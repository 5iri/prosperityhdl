==> flow/design.v <==
`timescale 1ns / 1ps
`default_nettype none
module axi_lite_bridge #(
    parameter integer AXI_ADDR_WIDTH  = 16,        
    parameter integer AXI_DATA_WIDTH  = 32,        
    parameter integer ROWS            = 256,       
    parameter integer PE_COUNT        = 128,       
    parameter integer SPIKES          = 16,        
    parameter integer TIMESTEP_WIDTH  = 16,        
    parameter integer MAX_TIMESTEPS   = 256        
) (
    input  wire                         clk,
    input  wire                         rst_n,
    input  wire [AXI_ADDR_WIDTH-1:0]    s_axi_awaddr,
    input  wire [2:0]                   s_axi_awprot,
    input  wire                         s_axi_awvalid,
    output reg                          s_axi_awready,
    input  wire [AXI_DATA_WIDTH-1:0]    s_axi_wdata,
    input  wire [AXI_DATA_WIDTH/8-1:0]  s_axi_wstrb,
    input  wire                         s_axi_wvalid,
    output reg                          s_axi_wready,
    output reg  [1:0]                   s_axi_bresp,
    output reg                          s_axi_bvalid,
    input  wire                         s_axi_bready,
    input  wire [AXI_ADDR_WIDTH-1:0]    s_axi_araddr,
    input  wire [2:0]                   s_axi_arprot,
    input  wire                         s_axi_arvalid,
    output reg                          s_axi_arready,
    output reg  [AXI_DATA_WIDTH-1:0]    s_axi_rdata,
    output reg  [1:0]                   s_axi_rresp,
    output reg                          s_axi_rvalid,
    input  wire                         s_axi_rready,
    output wire [5:0]                   csr_addr,
    output reg  [31:0]                  csr_wdata,
    output reg                          csr_wr_en,
    output reg                          csr_rd_en,
    input  wire [31:0]                  csr_rdata,
    input  wire                         csr_ready,
    output reg                          spike_inject_wr_en,
    output reg  [$clog2(MAX_TIMESTEPS*ROWS)-1:0] spike_inject_wr_addr,
    output reg  [SPIKES-1:0]            spike_inject_wr_data,
    output reg                          spike_collect_rd_en,
    output reg  [$clog2(MAX_TIMESTEPS*ROWS)-1:0] spike_collect_rd_addr,
    input  wire [PE_COUNT-1:0]          spike_collect_rd_data,
    output reg                          weight_load_start,
    output reg  [31:0]                  weight_base_addr,
    input  wire                         weight_load_done,
    input  wire                         weight_load_busy
);
    localparam [AXI_ADDR_WIDTH-1:0] ADDR_CSR_BASE      = 16'h0000;
    localparam [AXI_ADDR_WIDTH-1:0] ADDR_CSR_END       = 16'h003F;
    localparam [AXI_ADDR_WIDTH-1:0] ADDR_WEIGHT_CTRL   = 16'h0040;
    localparam [AXI_ADDR_WIDTH-1:0] ADDR_WEIGHT_BASE   = 16'h0044;
    localparam [AXI_ADDR_WIDTH-1:0] ADDR_WEIGHT_STATUS = 16'h0048;
    localparam [AXI_ADDR_WIDTH-1:0] ADDR_INJECT_BASE   = 16'h1000;
    localparam [AXI_ADDR_WIDTH-1:0] ADDR_INJECT_END    = 16'h8FFF;   
    localparam [AXI_ADDR_WIDTH-1:0] ADDR_COLLECT_BASE  = 16'h9000;
    localparam [AXI_ADDR_WIDTH-1:0] ADDR_COLLECT_END   = 16'hCFFF;   
    localparam [1:0] RESP_OKAY   = 2'b00;
    localparam [1:0] RESP_SLVERR = 2'b10;
    localparam [2:0] ST_IDLE      = 3'd0;
    localparam [2:0] ST_WR_ADDR   = 3'd1;
    localparam [2:0] ST_WR_DATA   = 3'd2;
    localparam [2:0] ST_WR_RESP   = 3'd3;
    localparam [2:0] ST_RD_ADDR   = 3'd4;
    localparam [2:0] ST_RD_DATA   = 3'd5;
    reg [2:0] state, next_state;
    reg [AXI_ADDR_WIDTH-1:0] wr_addr_latch;
    reg [AXI_DATA_WIDTH-1:0] wdata_latch;
    reg [AXI_DATA_WIDTH/8-1:0] wstrb_latch;
    reg [5:0] csr_wr_addr;   
    reg [AXI_ADDR_WIDTH-1:0] rd_addr_latch;
    reg rd_pending;
    reg [1:0] rd_wait_cnt;   
    reg [5:0] csr_rd_addr;   
    assign csr_addr = csr_wr_en ? csr_wr_addr : csr_rd_addr;
    wire wr_addr_is_csr;
    wire wr_addr_is_weight_ctrl;
    wire wr_addr_is_inject;
    assign wr_addr_is_csr = (wr_addr_latch <= ADDR_CSR_END);
    assign wr_addr_is_weight_ctrl = (wr_addr_latch >= ADDR_WEIGHT_CTRL) && (wr_addr_latch <= ADDR_WEIGHT_STATUS);
    assign wr_addr_is_inject = (wr_addr_latch >= ADDR_INJECT_BASE) && (wr_addr_latch <= ADDR_INJECT_END);
    wire rd_addr_is_csr;
    wire rd_addr_is_weight_ctrl;
    wire rd_addr_is_collect;
    assign rd_addr_is_csr = (rd_addr_latch <= ADDR_CSR_END);
    assign rd_addr_is_weight_ctrl = (rd_addr_latch >= ADDR_WEIGHT_CTRL) && (rd_addr_latch <= ADDR_WEIGHT_STATUS);
    assign rd_addr_is_collect = (rd_addr_latch >= ADDR_COLLECT_BASE) && (rd_addr_latch <= ADDR_COLLECT_END);
    always @(*) begin
        next_state = state;
        case (state)
            ST_IDLE: begin
                if (s_axi_awvalid)
                    next_state = ST_WR_ADDR;
                else if (s_axi_arvalid)
                    next_state = ST_RD_ADDR;
            end
            ST_WR_ADDR: begin
                next_state = ST_WR_DATA;
            end
            ST_WR_DATA: begin
                if (s_axi_wvalid)
                    next_state = ST_WR_RESP;
            end
            ST_WR_RESP: begin
                if (s_axi_bready)
                    next_state = ST_IDLE;
            end
            ST_RD_ADDR: begin
                next_state = ST_RD_DATA;
            end
            ST_RD_DATA: begin
                if (s_axi_rvalid && s_axi_rready)
                    next_state = ST_IDLE;
            end
            default: next_state = ST_IDLE;
        endcase
    end
    always @(posedge clk) begin
        if (!rst_n)
            state <= ST_IDLE;
        else
            state <= next_state;
    end
    always @(posedge clk) begin
        if (!rst_n) begin
            s_axi_awready <= 1'b0;
            s_axi_wready <= 1'b0;
            s_axi_bvalid <= 1'b0;
            s_axi_bresp <= RESP_OKAY;
            wr_addr_latch <= {AXI_ADDR_WIDTH{1'b0}};
            wdata_latch <= {AXI_DATA_WIDTH{1'b0}};
            wstrb_latch <= {(AXI_DATA_WIDTH/8){1'b0}};
            csr_wr_en <= 1'b0;
            csr_wr_addr <= 6'd0;
            csr_wdata <= 32'd0;
            spike_inject_wr_en <= 1'b0;
            spike_inject_wr_addr <= 0;
            spike_inject_wr_data <= {SPIKES{1'b0}};
            weight_load_start <= 1'b0;
            weight_base_addr <= 32'd0;
        end else begin
            s_axi_awready <= 1'b0;
            s_axi_wready <= 1'b0;
            csr_wr_en <= 1'b0;
            spike_inject_wr_en <= 1'b0;
            weight_load_start <= 1'b0;
            case (state)
                ST_IDLE: begin
                    s_axi_bvalid <= 1'b0;
                end
                ST_WR_ADDR: begin
                    s_axi_awready <= 1'b1;
                    wr_addr_latch <= s_axi_awaddr;
                end
                ST_WR_DATA: begin
                    s_axi_wready <= 1'b1;
                    if (s_axi_wvalid) begin
                        wdata_latch <= s_axi_wdata;
                        wstrb_latch <= s_axi_wstrb;
                        if (wr_addr_is_csr) begin
                            csr_wr_addr <= wr_addr_latch[5:0];
                            csr_wdata <= s_axi_wdata;
                            csr_wr_en <= 1'b1;
                            s_axi_bresp <= RESP_OKAY;
                        end else if (wr_addr_is_weight_ctrl) begin
                            case (wr_addr_latch[3:0])
                                4'h0: begin
                                    weight_load_start <= s_axi_wdata[0];   
                                    s_axi_bresp <= RESP_OKAY;
                                end
                                4'h4: begin
                                    weight_base_addr <= s_axi_wdata;       
                                    s_axi_bresp <= RESP_OKAY;
                                end
                                default: s_axi_bresp <= RESP_SLVERR;
                            endcase
                        end else if (wr_addr_is_inject) begin
                            spike_inject_wr_addr <= (wr_addr_latch - ADDR_INJECT_BASE) >> 2;
                            spike_inject_wr_data <= s_axi_wdata[SPIKES-1:0];
                            spike_inject_wr_en <= 1'b1;
                            s_axi_bresp <= RESP_OKAY;
                        end else begin
                            s_axi_bresp <= RESP_SLVERR;
                        end
                    end
                end
                ST_WR_RESP: begin
                    s_axi_bvalid <= 1'b1;
                end
                default: ;
            endcase
        end
    end
    always @(posedge clk) begin
        if (!rst_n) begin
            s_axi_arready <= 1'b0;
            s_axi_rvalid <= 1'b0;
            s_axi_rdata <= {AXI_DATA_WIDTH{1'b0}};
            s_axi_rresp <= RESP_OKAY;
            rd_pending <= 1'b0;
            rd_wait_cnt <= 2'd0;
            rd_addr_latch <= {AXI_ADDR_WIDTH{1'b0}};
            csr_rd_en <= 1'b0;
            csr_rd_addr <= 6'd0;
            spike_collect_rd_en <= 1'b0;
            spike_collect_rd_addr <= 0;
        end else begin
            s_axi_arready <= 1'b0;
            csr_rd_en <= 1'b0;
            spike_collect_rd_en <= 1'b0;
            case (state)
                ST_IDLE: begin
                    s_axi_rvalid <= 1'b0;
                    rd_pending <= 1'b0;
                end
                ST_RD_ADDR: begin
                    s_axi_arready <= 1'b1;
                    rd_addr_latch <= s_axi_araddr;
                    rd_pending <= 1'b1;
                    rd_wait_cnt <= 2'd0;
                    if (s_axi_araddr <= ADDR_CSR_END) begin
                        csr_rd_addr <= s_axi_araddr[5:0];
                        csr_rd_en <= 1'b1;
                    end else if ((s_axi_araddr >= ADDR_COLLECT_BASE) && (s_axi_araddr <= ADDR_COLLECT_END)) begin
                        spike_collect_rd_addr <= (s_axi_araddr - ADDR_COLLECT_BASE) >> 4;
                        spike_collect_rd_en <= 1'b1;
                    end
                end
                ST_RD_DATA: begin
                    rd_wait_cnt <= rd_wait_cnt + 1;
                    if (rd_wait_cnt >= 2'd1 && !s_axi_rvalid) begin
                        s_axi_rvalid <= 1'b1;
                        if (rd_addr_is_csr) begin
                            s_axi_rdata <= csr_rdata;
                            s_axi_rresp <= RESP_OKAY;
                        end else if (rd_addr_is_weight_ctrl) begin
                            case (rd_addr_latch[3:0])
                                4'h0: s_axi_rdata <= {31'd0, weight_load_busy};   
                                4'h4: s_axi_rdata <= weight_base_addr;            
                                4'h8: s_axi_rdata <= {30'd0, weight_load_busy, weight_load_done};  
                                default: s_axi_rdata <= 32'hDEAD_BEEF;
                            endcase
                            s_axi_rresp <= RESP_OKAY;
                        end else if (rd_addr_is_collect) begin
                            case (rd_addr_latch[3:2])
                                2'b00: s_axi_rdata <= spike_collect_rd_data[31:0];
                                2'b01: s_axi_rdata <= spike_collect_rd_data[63:32];
                                2'b10: s_axi_rdata <= spike_collect_rd_data[95:64];
                                2'b11: s_axi_rdata <= spike_collect_rd_data[127:96];
                            endcase
                            s_axi_rresp <= RESP_OKAY;
                        end else begin
                            s_axi_rdata <= 32'hDEAD_BEEF;
                            s_axi_rresp <= RESP_SLVERR;
                        end
                    end
                    if (s_axi_rvalid && s_axi_rready) begin
                        s_axi_rvalid <= 1'b0;
                        rd_pending <= 1'b0;
                    end
                end
                default: ;
            endcase
        end
    end
endmodule
`default_nettype wire
### Reports on axi_lite_bridge

Tool output for the design above, in the order of the flow.
Line numbers count from 1 in the design file above.
Library cell names are shortened.
The mark - stands for no value.

| inputs | value |
|---|---|
| top module | axi_lite_bridge |
| clock | clk |
| cell library | sky130hd |
| timing corner | tt_025C_1v80 |

### Elaborated design

Yosys after proc, flatten, opt, wreduce and memory -nomap, before mapping. Memory bits, and registers merged into a memory's read port (data or address), are not among the register bits. Print and check cells are not counted. Equal cells are merged and count once.

| storage and ports | value |
|---|---|
| elaborated cells | 126 |
| flip-flop bits (word level) | 201 |

| cells by class | value |
|---|---|
| $lt $le $gt $ge | 14 |
| reduce/logical cells | 30 |
| $add $sub $neg | 3 |
| muxes and demuxes | 31 |
| equal/unequal tests | 16 |
| bitwise logic cells | 8 |

Operators by type and width:

| kind | count |
|---|---|
| case mux 32 bit (select 4 bit) | 1 |
| case mux 32 bit (select 3 bit) | 1 |
| 2-to-1 mux 32 bit | 3 |
| less-or-equal comparator 16 bit with constant B | 3 |
| less-or-equal comparator 16 x 6 -> 1 bit with constant B | 3 |
| greater-or-equal comparator 16 bit with constant B | 2 |
| greater-or-equal comparator 16 x 7 -> 1 bit with constant B | 2 |
| less-or-equal comparator 16 x 7 -> 1 bit with constant B | 2 |
| case mux 3 bit (select 6 bit) | 1 |
| subtractor 16 x 13 -> 16 bit with constant B | 1 |
| greater-or-equal comparator 16 x 13 -> 1 bit with constant B | 1 |
| subtractor 16 bit with constant B | 1 |
| 2-to-1 mux 3 bit | 5 |
| 2-to-1 mux 2 bit | 7 |
| AND reduction 2 bit | 5 |
| AND reduction 5 bit | 2 |
| AND reduction 3 bit | 3 |
| 2-to-1 mux 1 bit | 9 |
| NOT 1 bit | 8 |
| == test 4 x 3 -> 1 bit with constant B | 2 |
| zero test 4 bit | 2 |
| logical AND 1 bit | 7 |
| inequality test 2 bit with constant B | 3 |
| nonzero test 2 bit | 3 |
| == test 3 x 2 -> 1 bit with constant B | 2 |
| == test 3 bit with constant B | 2 |
| inequality test 3 bit with constant B | 2 |
| OR reduction 6 bit | 1 |

Other operator kinds: 16; their cells: 18.

### Logic depth

Depth = most cells in a row (Yosys ltp): at word level without a register or memory, in the mapped netlist without a sequential cell, where the memories' decode and read muxes count.

| logic depth | value |
|---|---|
| depth in word-level cells | 5 |
| ABC_AREA | 0 |
| mapped depth | 9 |
| depth with buffers taken out | 7 |

### Synthesis result

Source: synth_stat.txt of the flow (Yosys; design flattened, memories mapped). It holds for the ABC_AREA given above (unset counts as 0); a run with the other value may have another netlist.
The area totals of this step are shown rounded.

| mapped netlist | value |
|---|---|
| flip-flops | 202 |
| mapped cells | 969 |
| cell area after synthesis | 9,380 µm² |
| buffers | 84 |

Cell types:

| cell | count |
|---|---|
| dfxtp_1 | 202 |
| mux2i_1 | 144 |
| mux4_2 | 32 |
| nand2_1 | 145 |
| nor2_1 | 98 |
| o221ai_1 | 32 |
| clkbuf_1 | 55 |
| a31oi_1 | 28 |
| and2_1 | 26 |
| nand3_1 | 30 |
| buf_6 | 10 |
| ha_1 | 7 |
| a21oi_1 | 15 |
| buf_4 | 9 |
| inv_1 | 18 |
| mux2_2 | 6 |
| and3_1 | 10 |
| o21ai_0 | 10 |

Not listed: further types 43, cells in them 92.

### Path before layout

OpenSTA on the mapped netlist: ideal clock, no wires. The path of least setup slack (recovery checks aside). Input and output delay are each 20% of the period. Register names are those of the netlist, which keeps one name where synthesis merged equal registers.

| timing path after synthesis | value |
|---|---|
| path kind | input-to-reg |
| start | input s_axi_araddr[13] |
| end | register spike_collect_rd_addr[3] |
| launch time at the first pin | 0.656 ns |
| external input delay | 0.656 ns |
| path slack | 0.738 ns |
| setup time | 0.128 ns |
| required time | 3.152 ns |
| data arrival time | 2.414 ns |
| clock period | 3.28 ns |
| path buffers | 1 |
| driving pins on the path | 8 |
| path delay | 1.886 ns |
| period reached after synthesis | 2.542 ns |

"path delay" is the arrival time less input delay plus setup time.
"driving pins on the path": output pins that drive a net of the path, with the launching flip-flop's if there is one; two outputs of one cell count as two.
"period reached after synthesis" = period - worst setup slack (recovery checks aside). The figure is calculated, with input and output delays left at 20% of the set period.
The rows between start and end are the longest chain of elaborated cells between them; the timing report does not say that the signal goes this way. Where chains are equally long, one stands for them.
Each line given opens the expression or statement behind the cell; cells for indexed reads and writes are added by Yosys, which also makes memories of some case tables.

| on the way, after synthesis | value |
|---|---|
| path through | inv_1 ha_1 nand4_1 or4_1 a221oi_4 buf_6 mux2i_1 nor2_1 |
| cells in the longest elaborated chain | 3 |

Ends and longest elaborated chain, after synthesis:

| what | RTL line | text |
|---|---|---|
| start: declaration | 25 | `input  wire [AXI_ADDR_WIDTH-1:0]    s_axi_araddr,` |
| less-or-equal comparator 16 x 6 -> 1 bit | 222 | `if (s_axi_araddr <= ADDR_CSR_END) begin` |
| NOT 1 bit | - |  |
| AND reduction 3 bit | - |  |
| end: assignment | 207 | `spike_collect_rd_addr <= 0;` |
| end: assignment | 226 | `spike_collect_rd_addr <= (s_axi_araddr - ADDR_COLLECT_BASE) >> 4;` |
| end: declaration | 43 | `output reg  [$clog2(MAX_TIMESTEPS*ROWS)-1:0] spike_collect_rd_addr,` |

### Worst path after layout

Path of least setup slack in the final report of run 1 (OpenROAD, finished layout, wires in). Where an end is a register, its clock arrival counts in the times.

| timing path after layout | value |
|---|---|
| path kind | input-to-reg |
| start | input s_axi_araddr[12] |
| end | register spike_collect_rd_addr[1] |
| launch time at the first pin | 0.58 ns |
| path buffers | 2 |
| clock period | 2.88 ns |
| required time | 3.24 ns |
| path slack | 0.31 ns |
| data arrival time | 2.93 ns |
| external input delay | 0.58 ns |
| setup time | 0.14 ns |
| driving pins on the path | 9 |

The rows between start and end are the longest chain of elaborated cells between them; the timing report does not say that the signal goes this way. Where chains are equally long, one stands for them.

| on the way, after layout | value |
|---|---|
| path through | clkdlybuf4s50_1 inv_1 ha_1 nand4_1 or4_1 a221oi_4 buf_4 mux2i_1 nor2_1 |
| cells in the longest elaborated chain | 3 |

Ends and longest elaborated chain, after layout:

| what | RTL line | text |
|---|---|---|
| start: declaration | 25 | `input  wire [AXI_ADDR_WIDTH-1:0]    s_axi_araddr,` |
| less-or-equal comparator 16 x 6 -> 1 bit | 222 | `if (s_axi_araddr <= ADDR_CSR_END) begin` |
| NOT 1 bit | - |  |
| AND reduction 3 bit | - |  |
| end: assignment | 207 | `spike_collect_rd_addr <= 0;` |
| end: assignment | 226 | `spike_collect_rd_addr <= (s_axi_araddr - ADDR_COLLECT_BASE) >> 4;` |
| end: declaration | 43 | `output reg  [$clog2(MAX_TIMESTEPS*ROWS)-1:0] spike_collect_rd_addr,` |

2 stored runs of axi_lite_bridge in the flow (synthesis by Yosys, layout by OpenROAD, sky130hd cells), in arbitrary order. Constraints: input delay and output delay 20% of the set period each, output load 0.01 pF.
"clock period reached" means the clock period less the worst setup slack. The figure is calculated, with input and output delays left at 20% of the set period.
By "time on the worst setup path" is meant the share of the clock period that the worst setup path is allowed (20% is reserved at inputs, 20% at outputs), minus its slack. Clock arrival times at its registers enter into it.
"total power after layout" rests on the timing tool's default activity at the inputs, not on a simulated workload.
Measured values are rounded.
Settings: . = not set for that run.
Results: . = not shown.

| run | period_ns | CORE_UTILIZATION | CAP_MARGIN | CORE_MARGIN | SLEW_MARGIN | SETUP_SLACK_MARGIN | PLACE_DENSITY_LB_ADDON | CELL_PAD_IN_SITES_GLOBAL_PLACEMENT | CELL_PAD_IN_SITES_DETAIL_PLACEMENT | TNS_END_PERCENT | ABC_AREA | GPL_TIMING_DRIVEN | CTS_CLUSTER_SIZE | CTS_CLUSTER_DIAMETER | MAX_ROUTING_LAYER | mapped cell area after synthesis (µm²) | total die area (µm²) | std-cell area (final layout) (µm²) | utilization in the final report (%) | worst setup slack after layout (ns) | total negative slack on setup checks (ns) | worst hold slack in the final report (ns) | total power after layout (mW) | clock period reached (ns) | time on the worst setup path (ns) | worst setup path kind |
|---|---|---|---|---|---|---|---|---|---|---|---|---|---|---|---|---|---|---|---|---|---|---|---|---|---|---|
| run 1 | 2.88 | 55 | 20 | 2 | 20 | . | . | . | . | . | . | . | . | . | . | 9,380 | 18,100 | 14,200 | 85.2 | 0.310 | 0.000 | 0.452 | 6.47 | 2.570 | 1.99 | input-to-reg |
| run 2 | 3.62 | 69 | 20 | 2 | 0 | 0.84 | 0.17 | 0 | 0 | 10 | 1 | 0 | 46 | 99 | met5 | . | . | . | . | . | . | . | . | . | . | . |

Run 2: stopped before the end: placement reported FLW-0024
