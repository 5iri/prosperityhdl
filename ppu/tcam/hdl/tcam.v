==> flow/design.v <==
`timescale 1ns / 1ps
module tcam #(
	parameter ADDR_WIDTH = 4,
	parameter KEY_WIDTH = 4,
	parameter DATA_WIDTH = 4,
	parameter MASK_DISABLE = 0,
	parameter RAM_STYLE_DATA = "block"
)
(
	input wire clk,
	input wire rst,
	input wire [ADDR_WIDTH-1:0]set_addr,
	input wire [DATA_WIDTH-1:0]set_data,
	input wire [KEY_WIDTH-1:0]set_key,
	input wire [KEY_WIDTH-1:0]set_xmask,
	input wire set_clr,
	input wire set_valid,
	input wire [KEY_WIDTH-1:0]req_key,
	input wire req_valid,
	output wire req_ready,
	output wire [ADDR_WIDTH-1:0]res_addr,
	output wire [DATA_WIDTH-1:0]res_data,
	output wire res_valid,
	output wire res_null
);
reg line_valid;
wire [2**ADDR_WIDTH-1:0]line_match;
wire [ADDR_WIDTH-1:0]enc_addr;
wire enc_valid;
wire enc_null;
reg [ADDR_WIDTH-1:0]res_addr_out;
reg res_valid_out;
reg res_null_out;
genvar g;
assign req_ready = (rst == 1'b1) ? 1'b0 : ~(line_valid | enc_valid | res_valid_out);
assign res_addr = res_addr_out;
assign res_valid = res_valid_out;
assign res_null = res_null_out;
always @(posedge clk) begin
	if (rst == 1'b1) begin
		line_valid <= 1'b0;
		res_addr_out <= 0;
		res_valid_out <= 1'b0;
		res_null_out <= 1'b0;
	end else begin
		line_valid <= req_valid;
		res_addr_out <= enc_addr;
		res_valid_out <= enc_valid;
		res_null_out <= enc_null;
	end
end
tcam_line_array #(
	.ADDR_WIDTH(ADDR_WIDTH),
	.KEY_WIDTH(KEY_WIDTH),
	.MASK_DISABLE(MASK_DISABLE)
) tcam_line_array_inst (
	.clk(clk),
	.rst(rst),
	.set_addr(set_addr),
	.set_key(set_key),
	.set_xmask(set_xmask),
	.set_clr(set_clr),
	.set_valid(set_valid),
	.req_key(req_key),
	.req_valid(req_valid & req_ready),
	.line_match(line_match)
);
tcam_line_encoder #(
	.ADDR_WIDTH(ADDR_WIDTH)
) tcam_line_encoder_inst (
	.clk(clk),
	.rst(rst),
	.line_match(line_match),
	.line_valid(line_valid),
	.addr(enc_addr),
	.addr_valid(enc_valid),
	.addr_null(enc_null)
);
tcam_sdpram #(
	.ADDR_WIDTH(ADDR_WIDTH),
	.DATA_WIDTH(DATA_WIDTH),
	.RAM_STYLE(RAM_STYLE_DATA)
) tcam_sdpram_inst (
	.clk(clk),
	.rst(rst),
	.dina(set_data),
	.addra(set_addr),
	.addrb(enc_addr),
	.wea(set_valid),
	.doutb(res_data)
);
endmodule
`timescale 1ns / 1ps
module tcam_line_array #(
    parameter ADDR_WIDTH = 8,
    parameter KEY_WIDTH = 8,
    parameter MASK_DISABLE = 0
) (
    input wire clk,
    input wire rst,
    input wire [ADDR_WIDTH-1:0] set_addr,
    input wire [KEY_WIDTH-1:0] set_key,
    input wire [KEY_WIDTH-1:0] set_xmask,
    input wire set_clr,
    input wire set_valid,
    input wire [KEY_WIDTH-1:0] req_key,
    input wire req_valid,
    output wire [2**ADDR_WIDTH-1:0] line_match
);
  localparam MEM_WIDTH = (MASK_DISABLE) ? KEY_WIDTH : KEY_WIDTH * 2;
  reg [MEM_WIDTH-1:0] mem[2**ADDR_WIDTH-1:0];
  reg [2**ADDR_WIDTH-1:0] active;
  reg [2**ADDR_WIDTH-1:0] match;
  wire [KEY_WIDTH-1:0] key[2**ADDR_WIDTH-1:0];
  wire [KEY_WIDTH-1:0] xmask[2**ADDR_WIDTH-1:0];
  integer i;
  genvar g;
  generate
    for (g = 0; g < 2 ** ADDR_WIDTH; g = g + 1) begin
      wire [MEM_WIDTH-1:0] mem_tmp;
      assign mem_tmp = mem[g];
      if (MASK_DISABLE) begin
        assign key[g]   = mem_tmp;
        assign xmask[g] = {KEY_WIDTH{1'b0}};
      end else begin
        assign key[g]   = mem_tmp[KEY_WIDTH-1-:KEY_WIDTH];
        assign xmask[g] = mem_tmp[KEY_WIDTH*2-1-:KEY_WIDTH];
      end
    end
  endgenerate
  assign line_match = match;
  initial begin
    for (i = 0; i < 2 ** ADDR_WIDTH; i = i + 1) begin
      mem[i] = 0;
    end
  end
  always @(posedge clk) begin
    if (rst == 1'b1) begin
      active <= {KEY_WIDTH{1'b0}};
    end else begin
      if (set_valid == 1'b1) begin
        for (i = 0; i < 2 ** ADDR_WIDTH; i = i + 1) begin
          if (set_addr == i) begin
            if (MASK_DISABLE) begin
              mem[i] <= set_key;
            end else begin
              mem[i] <= {set_xmask, set_key};
            end
            active[i] <= ~set_clr;
          end
        end
      end
    end
  end
  always @(posedge clk) begin
    if (rst == 1'b1) begin
      match <= {2 ** ADDR_WIDTH{1'b0}};
    end else begin
      if (req_valid == 1'b1) begin
        for (i = 0; i < 2 ** ADDR_WIDTH; i = i + 1) begin
          if (MASK_DISABLE) begin
            match[i] <= ((key[i] ^ req_key) == 0) & active[i];
          end else begin
            match[i] <= ((key[i] ^ req_key & ~xmask[i]) == 0) & active[i];
          end
        end
      end
    end
  end
endmodule
`timescale 1ns / 1ps
module tcam_line_encoder #(
	parameter ADDR_WIDTH = 8
)
(
	input wire clk,
	input wire rst,
	input wire [2**ADDR_WIDTH-1:0]line_match,
	input wire line_valid,
	output wire [ADDR_WIDTH-1:0]addr,
	output wire addr_valid,
	output wire addr_null
);
reg encode;
reg [2**ADDR_WIDTH-1:0]line;
reg [ADDR_WIDTH-1:0]addr_out;
reg valid_out;
reg null_out;
integer i;
assign addr = addr_out;
assign addr_valid = valid_out;
assign addr_null = null_out;
always @(posedge clk) begin
	if (rst == 1'b1) begin
		encode <= 1'b0;
	end else begin
		if (encode == 1'b0) begin
			if (line_valid) begin
				line <= line_match;
				encode <= 1'b1;
			end
		end else begin
			if (line == 0) begin
				encode <= 1'b0;
			end else begin
				if ((line & ~(2**addr_out))) begin
					line[addr_out] <= 1'b0;
				end else begin
					encode <= 1'b0;
				end
			end
		end
	end
end
always @(*) begin
	addr_out = 0;
	valid_out = 1'b0;
	null_out = 1'b0;
	if (encode == 1'b1) begin
		if (line == 0) begin
			valid_out = 1'b1;
			null_out = 1'b1;
		end else begin
			for (i = 2**ADDR_WIDTH - 1; i >= 0; i = i - 1) begin
				if (line[i] == 1'b1) begin
					addr_out = i;
					valid_out = 1'b1;
				end
			end
		end
	end
end
endmodule
`timescale 1ns / 1ps
module tcam_sdpram #(
	parameter ADDR_WIDTH = 8,
	parameter DATA_WIDTH = 8,
	parameter RAM_STYLE = "block"
)
(
	input wire clk,
	input wire rst,
	input wire [DATA_WIDTH-1:0]dina,
	input wire [ADDR_WIDTH-1:0]addra,
	input wire [ADDR_WIDTH-1:0]addrb,
	input wire wea,
	output wire [DATA_WIDTH-1:0]doutb
);
(* ram_style = RAM_STYLE *)
reg [DATA_WIDTH-1:0]ram[2**ADDR_WIDTH-1:0];
reg [ADDR_WIDTH-1:0]readb;
integer i;
assign doutb = readb;
initial begin
	for (i = 0; i < 2**ADDR_WIDTH; i = i + 1) begin
		ram[i] = 0;
	end
end
always @(posedge clk) begin
	if (wea) begin
		ram[addra] <= dina;
	end
	readb <= ram[addrb];
end
endmodule
# Reports on tcam
# What the tools print for tcam, step after step.
# Line numbers count from 1 in the design file above.
# Cell names lack the library's common part.
# A cell with - has no value.
[design]
top = "tcam"
clock_port = "clk"
cell_library = "sky130hd"
pvt_corner = "tt_025C_1v80"

# After elaboration
# Yosys after proc, flatten, opt, wreduce and memory -nomap, before mapping. Print and check cells are not counted. Equal cells are merged and count once.
# Memory sizes are those after Yosys's memory passes, which may raise the word count (mostly to a power of two), join words into wider ones and drop unused or constant bits.
[op_classes]
logic = 76
mul = 0
cmp = 0
mux = 49
n_shift = 3
div_mod_pow = 0
equal = 17
n_addsub = 1
reduce_logical = 54
[op_table]
columns = ["cell", "n"]
rows = [
  ["logical NOT 32 bit", 16],
  ["AND 4 x 32 -> 32 bit", 16],
  ["bitwise XOR 4 x 32 -> 32 bit", 16],
  ["inverter 4 -> 32 bit", 16],
  ["2-to-1 mux 4 bit", 20],
  ["2-to-1 mux 16 bit", 4],
  ["AND reduction 3 bit", 16],
  ["<< shifter 1 x 4 -> 32 bit (first input constant)", 1],
  ["variable shift 1 x 5 -> 16 bit (first input constant)", 2],
  ["AND 16 x 32 -> 32 bit", 1],
  ["AND reduction 2 bit", 16],
  ["inverter 32 bit", 1],
  ["nonzero test 32 bit", 1],
  ["equality test 4 bit (second input constant)", 8],
  ["2-to-1 mux 1 bit", 25],
  ["AND 1 bit", 17],
  ["AND 16 bit", 1],
  ["OR 16 bit", 1],
  ["inverter 16 bit", 1],
  ["logical NOT 16 bit", 1],
  ["equality test 4 x 3 -> 1 bit (second input constant)", 4],
  ["equality test 4 x 2 -> 1 bit (second input constant)", 2],
  ["negator 4 -> 5 bit", 1],
  ["inverter 1 bit", 4],
  ["inequality test 2 bit (second input constant)", 2],
  ["equality test 4 x 1 -> 1 bit (second input constant)", 1],
  ["logical NOT 4 bit", 1],
  ["AND reduction 4 bit", 1],
]
# Other operator kinds: 3; their cells: 4.
[bits]
out_inout_bits = 11
wordCells = 255
memories = 1
mem_bits_ro = 0
regBits = 184
ramBits = 64
input_bits = 25
latch_bits = 0
clocked_rd_ports_x_width = 4
[memory_table]
columns = ["memory", "size", "word_bits", "rd", "wr", "line_no", "source"]
rows = [
  ["tcam_sdpram_inst.ram", 16, 4, 1, 1, 250, "reg [DATA_WIDTH-1:0]ram[2**ADDR_WIDTH-1:0];"],
]

# Longest topological paths
# Longest topological path by Yosys (ltp), each cell counted once; first at word level (registers and memories cut), then after technology mapping (sequential cells cut; the memories' decode and read muxes count).
[logic_depth]
word_depth = 26
ABC_AREA = 0
depth_mapped = 16
depth_no_buf = 12

# Mapped cells and area
# Yosys stat after the flow's synthesis: flattened, memories mapped to cells. It holds for the ABC_AREA given above (unset counts as 0); a run with the other value may have another netlist.
[mapped]
buf_cells = 40
cells = 775
ffs = 252
area_mm2 = 0.0103474
[by_type]
columns = ["type", "n"]
rows = [
  ["edfxtp_1", 208],
  ["dfxtp_1", 44],
  ["xnor2_1", 64],
  ["nand2b_1", 53],
  ["nand2_1", 61],
  ["mux2i_1", 20],
  ["nor3_1", 38],
  ["a21oi_1", 36],
  ["nor2_1", 45],
  ["a211oi_1", 19],
  ["nor2b_1", 21],
  ["nand4_1", 20],
  ["a31oi_1", 14],
  ["clkbuf_1", 22],
  ["nor4_1", 13],
  ["nand3_1", 16],
  ["ha_1", 6],
  ["a221oi_1", 8],
]
# Not listed: further types 33, cells in them 67.
# The figures by module come from a second, unflattened synthesis with its own total; it is not the netlist above.
[hier_totals]
cells_unflattened = 747
hier_area_mm2 = 0.0106139
# Each row is one instance without its submodules.
[by_module]
columns = ["mod", "n_inst", "seq_area_mm2", "area_mm2", "n_cells"]
rows = [
  ["tcam_line_array", 1, 0.0044843, 0.0061997, 446],
  ["tcam_sdpram", 1, 0.0020019, 0.0026663, 130],
  ["tcam_line_encoder #(ADDR_WIDTH=4)", 1, 0.0005005, 0.0015165, 155],
  ["tcam", 1, 0.0001401, 0.0002315, 16],
]

# Timing after synthesis
# OpenSTA on the mapped netlist: ideal clock, no wires. The path of least setup slack (recovery checks aside). Input and output delay are each 20% of the period. Register names are those of the netlist, which keeps one name where synthesis merged equal registers.
[synth_timing]
kind = "register to register"
from = "register tcam_line_encoder_inst.line[14]"
to = "register tcam_line_encoder_inst.line[0]"
launch_ns = 0.000
setup_ns = 0.419
t_arrival_ns = 4.181
path_buffers = 3
delay_ns = 4.600
setup_slack_ns = 0.340
period_ns = 4.94
required_ns = 4.521
path_stages = 16
synth_period_reached_ns = 4.6
# "delay_ns" is the arrival time less input delay plus setup time.
# "path_stages": output pins that drive a net of the path, with the launching flip-flop's if there is one; two outputs of one cell count as two.
# "synth_period_reached_ns" = period - worst setup slack (recovery checks aside). The figure is calculated, with input and output delays left at 20% of the set period.
# The rows between start and end are the longest chain of elaborated cells between them; the timing report does not say that the signal goes this way. Where chains are equally long, one stands for them.
# A line is the first line of the expression or statement that the cell stems from. Yosys adds cells for indexed reads and writes and turns some case tables into memories.
# Only ways into the end's enable, where the timed path ends, are counted here.
[synth_between]
path_cell_list = "edfxtp_1 > nand2b_1 > a221o_1 > a31o_1 > buf_6 > nor3_4 > inv_2 > buf_6 > buf_6 > ha_1 > ha_1 > nor2b_1 > o2bb2ai_1 > o2111ai_1 > a2111oi_0 > a311oi_1"
elab_chain_cells = 23
[synth_lines]
columns = ["element", "line_no", "source"]
rows = [
  ["start, declared", 185, "reg [2**ADDR_WIDTH-1:0]line;"],
  ["start, assigned", 199, "line <= line_match;"],
  ["start, assigned", 207, "line[addr_out] <= 1'b0;"],
  ["2-to-1 mux 4 bit x15", 225, "if (line[i] == 1'b1) begin"],
  ["2-to-1 mux 4 bit", 220, "if (line == 0) begin"],
  ["2-to-1 mux 4 bit", 219, "if (encode == 1'b1) begin"],
  ["<< shifter 1 x 4 -> 32 bit", 206, "if ((line & ~(2**addr_out))) begin"],
  ["inverter 32 bit", 206, ""],
  ["AND 16 x 32 -> 32 bit", 206, ""],
  ["nonzero test 32 bit", 206, ""],
  ["inequality test 2 bit", "-", ""],
  ["AND reduction 4 bit", "-", ""],
  ["end, assigned", 199, ""],
  ["end, assigned", 207, ""],
  ["end, declared", 185, ""],
]

# Path in the finished layout
# From the final timing report of run 1: the path of least setup slack in the routed layout; clock arrival at registers is part of the times.
[layout_timing]
kind = "register to register"
from = "register tcam_line_encoder_inst.line[14]"
to = "register tcam_line_encoder_inst.line[3]"
path_stages = 14
required_ns = 6.66
setup_slack_ns = 1.89
setup_ns = 0.26
period_ns = 6.4
launch_ns = 0.52
t_arrival_ns = 4.77
path_buffers = 2
# The rows between start and end are the longest chain of elaborated cells between them; the timing report does not say that the signal goes this way. Where chains are equally long, one stands for them.
# Only ways into the end's enable, where the timed path ends, are counted here.
[layout_between]
path_cell_list = "edfxtp_1 > nor4_1 > a41o_2 > nor3_2 > buf_4 > inv_1 > ha_1 > ha_1 > nor2b_1 > o2bb2ai_1 > o2111ai_1 > a2111oi_0 > a311oi_2 > buf_4"
elab_chain_cells = 23
[layout_lines]
columns = ["element", "line_no", "source"]
rows = [
  ["start, declared", 185, "reg [2**ADDR_WIDTH-1:0]line;"],
  ["start, assigned", 199, "line <= line_match;"],
  ["start, assigned", 207, "line[addr_out] <= 1'b0;"],
  ["2-to-1 mux 4 bit x15", 225, "if (line[i] == 1'b1) begin"],
  ["2-to-1 mux 4 bit", 220, "if (line == 0) begin"],
  ["2-to-1 mux 4 bit", 219, "if (encode == 1'b1) begin"],
  ["<< shifter 1 x 4 -> 32 bit", 206, "if ((line & ~(2**addr_out))) begin"],
  ["inverter 32 bit", 206, ""],
  ["AND 16 x 32 -> 32 bit", 206, ""],
  ["nonzero test 32 bit", 206, ""],
  ["inequality test 2 bit", "-", ""],
  ["AND reduction 4 bit", "-", ""],
  ["end, assigned", 199, ""],
  ["end, assigned", 207, ""],
  ["end, declared", 185, ""],
]

# Measured data: module tcam, platform sky130hd, 2 stored runs of the flow under differing settings, order arbitrary. Input and output delays are each 20% of the period that was set; the output load is 0.01 pF.
# "achievedPeriod_ns" is the run's clock period less its worst setup slack. It is reckoned from that one timing run; input and output delays stay at 20% of the period that was set.
# "timing.worst_path_ns" is the time allowed to the run's worst setup path (the clock period less input and output delay, where it has them) less its slack. Clock arrival times count: a late capture clock shortens it, a late launch clock lengthens it.
# "totalPower_uw" rests on the timing tool's default activity at the inputs, not on a simulated workload.

[[run]]
name = "run 1"
[run.settings]
period_ns = 6.4
CAP_MARGIN = 20
CORE_MARGIN = 2
CORE_UTILIZATION = 40
SLEW_MARGIN = 20
[run.results]
yosys.chip_area_mm2 = 0.0103474
final_die_area_mm2 = 0.0271706
final_cell_area_mm2 = 0.0119177
utilization_pct = 47.2
final_setup_ws_ns = 1.891
final_setup_tns_ns = 0.000
worst_hold_slack_ns = 0.453
totalPower_uw = 3539
achievedPeriod_ns = 4.509
timing.worst_path_ns = 4.51
worst_setup_path_type = "register to register"

[[run]]
name = "run 2"
[run.settings]
period_ns = 7.74
CORE_UTILIZATION = 43
PLACE_DENSITY_LB_ADDON = 0.0
HOLD_SLACK_MARGIN = 0.15
CORE_ASPECT_RATIO = 0.9
TNS_END_PERCENT = 35
GPL_TIMING_DRIVEN = 1
CTS_CLUSTER_SIZE = 60
SLEW_MARGIN = 20
MIN_ROUTING_LAYER = "met2"
CAP_MARGIN = 20
CORE_MARGIN = 2
[run.results]
yosys.chip_area_mm2 = 0.0103474
final_die_area_mm2 = 0.0253224
final_cell_area_mm2 = 0.0119427
utilization_pct = 50.9
final_setup_ws_ns = 2.904
final_setup_tns_ns = 0.000
worst_hold_slack_ns = 0.461
totalPower_uw = 2965
achievedPeriod_ns = 4.836
timing.worst_path_ns = 4.84
worst_setup_path_type = "register to register"
