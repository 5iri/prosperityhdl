==> flow/design.v <==
`timescale 1ns / 1ps
`default_nettype none
module csr #(
    parameter integer ADDR_WIDTH     = 6,         
    parameter integer DATA_WIDTH     = 32,        
    parameter integer TIMESTEP_WIDTH = 16,        
    parameter integer PE_COUNT       = 128,       
    parameter integer ROWS           = 256,       
    parameter integer MAX_TIMESTEPS  = 256,       
    parameter [31:0]  VERSION        = 32'h0002_0000   
) (
    input  wire                      clk,
    input  wire                      rst_n,
    input  wire [ADDR_WIDTH-1:0]     reg_addr,
    input  wire [DATA_WIDTH-1:0]     reg_wdata,
    input  wire                      reg_wr_en,
    input  wire                      reg_rd_en,
    output reg  [DATA_WIDTH-1:0]     reg_rdata,
    output reg                       reg_ready,
    output reg                       ctrl_start,           
    output reg                       ctrl_stop,            
    output reg                       ctrl_sw_reset,        
    output reg                       cfg_lif_enable,       
    output reg                       cfg_auto_repeat,      
    output reg  [TIMESTEP_WIDTH-1:0] cfg_num_timesteps,    
    output reg  [15:0]               cfg_lif_threshold,    
    output reg  [15:0]               cfg_lif_leak,         
    output reg  [15:0]               cfg_lif_reset,        
    output reg  [3:0]                cfg_lif_refractory,   
    input  wire                      ppu_ready,            
    input  wire                      ppu_busy,             
    input  wire                      sim_done,             
    input  wire                      sim_active,           
    input  wire [TIMESTEP_WIDTH-1:0] timestep_idx,         
    input  wire [$clog2(MAX_TIMESTEPS*ROWS):0] spike_count,  
    input  wire                      tile_done,            
    output wire                      irq                   
);
    localparam [ADDR_WIDTH-1:0] REG_CTRL         = 6'h00;
    localparam [ADDR_WIDTH-1:0] REG_STATUS       = 6'h04;
    localparam [ADDR_WIDTH-1:0] REG_CONFIG       = 6'h08;
    localparam [ADDR_WIDTH-1:0] REG_TIMESTEPS    = 6'h0C;
    localparam [ADDR_WIDTH-1:0] REG_LIF_THRESH   = 6'h10;
    localparam [ADDR_WIDTH-1:0] REG_LIF_LEAK     = 6'h14;
    localparam [ADDR_WIDTH-1:0] REG_LIF_RESET    = 6'h18;
    localparam [ADDR_WIDTH-1:0] REG_LIF_REFRAC   = 6'h1C;
    localparam [ADDR_WIDTH-1:0] REG_TIMESTEP_IDX = 6'h20;
    localparam [ADDR_WIDTH-1:0] REG_SPIKE_COUNT  = 6'h24;
    localparam [ADDR_WIDTH-1:0] REG_CYCLE_COUNT  = 6'h28;
    localparam [ADDR_WIDTH-1:0] REG_CYCLE_COUNT_H= 6'h2C;
    localparam [ADDR_WIDTH-1:0] REG_TILE_COUNT   = 6'h30;
    localparam [ADDR_WIDTH-1:0] REG_IRQ_STATUS   = 6'h34;
    localparam [ADDR_WIDTH-1:0] REG_IRQ_ENABLE   = 6'h38;
    localparam [ADDR_WIDTH-1:0] REG_VERSION      = 6'h3C;
    reg [DATA_WIDTH-1:0] r_ctrl;
    reg [DATA_WIDTH-1:0] r_config;
    reg [DATA_WIDTH-1:0] r_irq_status;
    reg [DATA_WIDTH-1:0] r_irq_enable;
    reg [63:0] cycle_counter;
    reg [31:0] tile_counter;
    reg tile_done_d;
    wire tile_done_rising;
    assign tile_done_rising = tile_done && !tile_done_d;
    reg sim_done_d;
    wire sim_done_rising;
    assign sim_done_rising = sim_done && !sim_done_d;
    always @(posedge clk) begin
        if (!rst_n || ctrl_sw_reset) begin
            cycle_counter <= 64'd0;
        end else if (sim_active) begin
            cycle_counter <= cycle_counter + 1;
        end
    end
    always @(posedge clk) begin
        if (!rst_n || ctrl_sw_reset) begin
            tile_counter <= 32'd0;
            tile_done_d <= 1'b0;
        end else begin
            tile_done_d <= tile_done;
            if (tile_done_rising) begin
                tile_counter <= tile_counter + 1;
            end
        end
    end
    always @(posedge clk) begin
        if (!rst_n || ctrl_sw_reset) begin
            r_irq_status <= 32'd0;
            sim_done_d <= 1'b0;
        end else begin
            sim_done_d <= sim_done;
            if (sim_done_rising) begin
                r_irq_status[0] <= 1'b1;   
            end
            if (reg_wr_en && reg_addr == REG_IRQ_STATUS) begin
                r_irq_status <= r_irq_status & ~reg_wdata;
            end
        end
    end
    assign irq = |(r_irq_status & r_irq_enable);
    always @(posedge clk) begin
        if (!rst_n) begin
            r_ctrl <= 32'd0;
            r_config <= 32'd0;
            cfg_num_timesteps <= 16'd1;
            cfg_lif_threshold <= 16'h3C00;   
            cfg_lif_leak <= 16'h2E66;        
            cfg_lif_reset <= 16'h0000;       
            cfg_lif_refractory <= 4'd2;
            r_irq_enable <= 32'd0;
            ctrl_start <= 1'b0;
            ctrl_stop <= 1'b0;
            ctrl_sw_reset <= 1'b0;
            cfg_lif_enable <= 1'b0;
            cfg_auto_repeat <= 1'b0;
        end else begin
            ctrl_start <= 1'b0;
            ctrl_stop <= 1'b0;
            ctrl_sw_reset <= 1'b0;
            if (reg_wr_en) begin
                case (reg_addr)
                    REG_CTRL: begin
                        r_ctrl <= reg_wdata;
                        ctrl_start <= reg_wdata[0];
                        ctrl_stop <= reg_wdata[1];
                        ctrl_sw_reset <= reg_wdata[2];
                    end
                    REG_CONFIG: begin
                        r_config <= reg_wdata;
                        cfg_lif_enable <= reg_wdata[0];
                        cfg_auto_repeat <= reg_wdata[1];
                    end
                    REG_TIMESTEPS: begin
                        cfg_num_timesteps <= reg_wdata[TIMESTEP_WIDTH-1:0];
                    end
                    REG_LIF_THRESH: begin
                        cfg_lif_threshold <= reg_wdata[15:0];
                    end
                    REG_LIF_LEAK: begin
                        cfg_lif_leak <= reg_wdata[15:0];
                    end
                    REG_LIF_RESET: begin
                        cfg_lif_reset <= reg_wdata[15:0];
                    end
                    REG_LIF_REFRAC: begin
                        cfg_lif_refractory <= reg_wdata[3:0];
                    end
                    REG_IRQ_ENABLE: begin
                        r_irq_enable <= reg_wdata;
                    end
                    default: ;  
                endcase
            end
        end
    end
    always @(posedge clk) begin
        if (!rst_n) begin
            reg_rdata <= 32'd0;
            reg_ready <= 1'b0;
        end else begin
            reg_ready <= reg_rd_en | reg_wr_en;
            if (reg_rd_en) begin
                case (reg_addr)
                    REG_CTRL:         reg_rdata <= r_ctrl;
                    REG_STATUS:       reg_rdata <= {28'd0, 1'b0, sim_done, ppu_busy, ppu_ready};
                    REG_CONFIG:       reg_rdata <= r_config;
                    REG_TIMESTEPS:    reg_rdata <= {{(32-TIMESTEP_WIDTH){1'b0}}, cfg_num_timesteps};
                    REG_LIF_THRESH:   reg_rdata <= {16'd0, cfg_lif_threshold};
                    REG_LIF_LEAK:     reg_rdata <= {16'd0, cfg_lif_leak};
                    REG_LIF_RESET:    reg_rdata <= {16'd0, cfg_lif_reset};
                    REG_LIF_REFRAC:   reg_rdata <= {28'd0, cfg_lif_refractory};
                    REG_TIMESTEP_IDX: reg_rdata <= {{(32-TIMESTEP_WIDTH){1'b0}}, timestep_idx};
                    REG_SPIKE_COUNT:  reg_rdata <= {{(32-$clog2(MAX_TIMESTEPS*ROWS)-1){1'b0}}, spike_count};
                    REG_CYCLE_COUNT:  reg_rdata <= cycle_counter[31:0];
                    REG_CYCLE_COUNT_H:reg_rdata <= cycle_counter[63:32];
                    REG_TILE_COUNT:   reg_rdata <= tile_counter;
                    REG_IRQ_STATUS:   reg_rdata <= r_irq_status;
                    REG_IRQ_ENABLE:   reg_rdata <= r_irq_enable;
                    REG_VERSION:      reg_rdata <= VERSION;
                    default:          reg_rdata <= 32'hDEAD_BEEF;   
                endcase
            end
        end
    end
endmodule
`default_nettype wire
Reports on csr

The steps from the RTL of csr to its reports follow in flow order.
Line numbers count from 1 in the design file above.
Operators carry their Yosys type and port widths (W data, S select, Z words).
Library cell names are shortened.
A cell with -- has no value.

Top module: csr
Clock: clk
Cell library: sky130hd
Library corner: tt_025C_1v80

Word-level counts

Yosys after proc, flatten, opt, wreduce and memory -nomap, before mapping. Memory bits, and registers merged into a memory's read port (data or address), are not among the register bits. Print and check cells are not counted. Equal cells are merged and count once.

Order comparisons: 0
Reduce/logical cells: 19
$mul: 0
$add $sub $neg: 2
Div/mod/pow operators: 0
Bitwise gates (word level): 4
Equality and inequality tests: 15
Shift-type cells: 0
Multiplexer cells: 3

Operators by type and width:

| cell                    | number |
| $pmux W32 S16           | 1 |
| $and A32 B32 Y32        | 2 |
| $add A64 B1 Y64 const B | 1 |
| $eq A6 B6 Y1 const B    | 8 |
| $add A32 B1 Y32 const B | 1 |
| $not A32 Y32            | 1 |
| $reduce_or A32 Y1       | 1 |
| $eq A6 B5 Y1 const B    | 4 |
| $reduce_and A2 Y1       | 8 |
| $eq A6 B4 Y1 const B    | 2 |
| $eq A6 B3 Y1 const B    | 1 |
| $logic_not A6 Y1        | 1 |
| $logic_and A1 B1 Y1     | 3 |
| $logic_not A1 Y1        | 3 |
| $reduce_and A3 Y1       | 1 |
| $reduce_bool A2 Y1      | 1 |
| $mux W1                 | 2 |
| $or A1 B1 Y1            | 1 |
| $logic_or A1 B1 Y1      | 1 |

Memories: 0
Elaborated cells: 64
Input port bits: 80
Register bits: 332
Latch bits: 0
Bits in writable memories: 0
ROM bits: 0
Clocked read ports x word width: 0

Logic depth

Depth = most cells in a row (Yosys ltp): at word level without a register or memory, in the mapped netlist without a sequential cell, where the memories' decode and read muxes count.

Depth in word-level cells: 4
ABC_AREA: 0
Gate-level depth with buffers: 9

After synthesis

Source: synth_stat.txt of the flow (Yosys; design flattened, memories mapped). It holds for the ABC_AREA given above (unset counts as 0); a run with the other value may have another netlist.

Mapped cells: 1735
Cell area after synthesis: 14741.6 sq um
Buffers: 136
Area of sequential cells: 6606.3 sq um
Flip-flop cells: 330

Cell types:

| type     | number | total area (sq um) |
| dfxtp_1  | 330    | 6.61E+03 |
| nand2_1  | 324    | 1.22E+03 |
| a21boi_0 | 99     | 743.213 |
| a22oi_1  | 87     | 653.126 |
| a22o_1   | 55     | 481.712 |
| a21oi_1  | 84     | 420.403 |
| clkbuf_1 | 108    | 405.389 |
| nor2_1   | 94     | 352.838 |
| mux2i_1  | 34     | 340.326 |
| xnor2_1  | 35     | 306.544 |
| nand3_1  | 52     | 260.25 |
| nand4_1  | 41     | 256.496 |
| o21ai_0  | 46     | 230.221 |
| xor2_1   | 24     | 210.202 |
| nor2b_1  | 32     | 200.192 |
| a221oi_1 | 20     | 175.168 |
| and3_1   | 23     | 143.888 |
| a31oi_1  | 22     | 137.632 |

Not listed: further types 45, cells in them 225.

Timing after synthesis

Source: OpenSTA report_checks on the synthesized netlist (no wires, ideal clock, input and output delay 20% of the period each), path of least setup slack; recovery checks are left aside. Register names are those of the netlist, which keeps one name where synthesis merged equal registers.

Kind: input to register
Start: in reg_addr[3]
End: reg reg_rdata[14]
Delay of the path: 2024 ps
Time at the first pin: 1116 ps
Input delay: 1116 ps
Stages: 8
Period: 5580 ps
Setup slack: 2440 ps
Required time: 5506 ps
Arrival time: 3066 ps
Synthesis period reached: 3140 ps

"delay of the path" = arrival - input delay + setup time.
"stages" counts driving pins, that of a launching flip-flop among them; a cell with two outputs on the path counts twice.
"synthesis period reached" = period - worst setup slack (recovery checks aside). The figure is calculated, with input and output delays left at 20% of the set period.
Between the ends stands the longest chain of elaborated cells between them, by number of cells; it is not shown to be the way that was timed. Of several equally long chains one is given.
A line is the first line of the expression or statement that the cell stems from. Yosys adds cells for indexed reads and writes and turns some case tables into memories.
A register here has more assigning lines than the two given.

Cell sequence: clkbuf_1 -> or4b_2 -> clkbuf_1 -> nor2_1 -> clkbuf_1 -> a22oi_1 -> and3_1 -> a31oi_1
Cells in the longest elaborated chain: 2

RTL lines, path post-synthesis:

| what            | line | text |
| start, declared | 14   | `input  wire [ADDR_WIDTH-1:0]     reg_addr,` |
| $eq A6 B6 Y1    | 162  | `case (reg_addr)` |
| $pmux W32 S16   | 162  |  |
| end, assigned   | 163  | `REG_CTRL:         reg_rdata <= r_ctrl;` |
| end, assigned   | 164  | `REG_STATUS:       reg_rdata <= {28'd0, 1'b0, sim_done, ppu_busy, ppu_ready};` |
| end, declared   | 18   | `output reg  [DATA_WIDTH-1:0]     reg_rdata,` |

Timing after layout

From the final timing report of stored run 1: the path of least setup slack in the routed layout; clock arrival at registers is part of the times.
The path's times are printed in steps of 10 ps; the period is the one set.

Kind: register to output
Start: reg r_irq_status[11]
End: out irq
Setup slack: 10 ps
Arrival time: 2340 ps
Stages: 7
Required time: 2350 ps
Period: 2940 ps
Time at the first pin: 520 ps

Between the ends stands the longest chain of elaborated cells between them, by number of cells; it is not shown to be the way that was timed. Of several equally long chains one is given.

Cell sequence: dfxtp_1 -> a22o_1 -> a221oi_2 -> buf_4 -> nand3_1 -> or4_4 -> clkdlybuf4s15_1
Cells in the longest elaborated chain: 2

RTL lines, path after layout:

| what              | line | text |
| start, declared   | 57   | `reg [DATA_WIDTH-1:0] r_irq_status;` |
| start, assigned   | 87   | `r_irq_status <= 32'd0;` |
| start, assigned   | 95   | `r_irq_status <= r_irq_status & ~reg_wdata;` |
| $and A32 B32 Y32  | 99   | `assign irq = \|(r_irq_status & r_irq_enable);` |
| $reduce_or A32 Y1 | 99   |  |
| end, declared     | 37   | `output wire                      irq` |

Stored flow runs of csr (2 of them; Yosys, OpenROAD, sky130hd). They differ in their settings and are not a sequence. Constraints: input delay and output delay 20% of the set period each, output load 0.01 pF.
By "reached clock period" is meant the clock period of the run minus its worst setup slack. This is arithmetic on one report: input and output delays are still those of the set period (20% each).
"time of the worst setup path": the worst setup path's part of the clock period (all of it between registers, 20% less for each end at a port) less its slack. A launch clock that arrives late makes it longer, a capture clock that arrives late makes it shorter.
"total power after layout": no workload was simulated; the value follows from the tool's default switching activity.
"time of the worst setup path" is given in steps of 10 ps.
Among the settings, . means not set for that run.
Results: . = not shown.

| name                                    | stored run 1       | stored run 2 |
| period_ns                               | 2.94               | 4.8          |
| SETUP_SLACK_MARGIN                      | -0.09              | .            |
| CAP_MARGIN                              | 20                 | 20           |
| CORE_MARGIN                             | 2                  | 4            |
| CORE_UTILIZATION                        | 40                 | 67           |
| SLEW_MARGIN                             | 20                 | 25           |
| PLACE_DENSITY                           | .                  | 0.38         |
| CORE_ASPECT_RATIO                       | .                  | 0.66         |
| CELL_PAD_IN_SITES_DETAIL_PLACEMENT      | .                  | 0            |
| GPL_TIMING_DRIVEN                       | .                  | 0            |
| GPL_ROUTABILITY_DRIVEN                  | .                  | 1            |
| CTS_CLUSTER_DIAMETER                    | .                  | 285          |
| MIN_ROUTING_LAYER                       | .                  | met2         |
| area of the synthesized netlist (sq um) | 14741.6            | .            |
| full die area (sq um)                   | 38406.2            | .            |
| standard-cell area after layout (sq um) | 18874.4            | .            |
| worst setup slack after layout (ps)     | 7                  | .            |
| total negative slack (ps)               | 0                  | .            |
| worst hold slack after layout (ps)      | 435                | .            |
| total power after layout (mW)           | 9.818              | .            |
| reached clock period (ps)               | 2933               | .            |
| time of the worst setup path (ps)       | 2340               | .            |
| worst setup path kind                   | register to output | .            |

Stored run 2: did not finish, routing stopped with GRT-0116
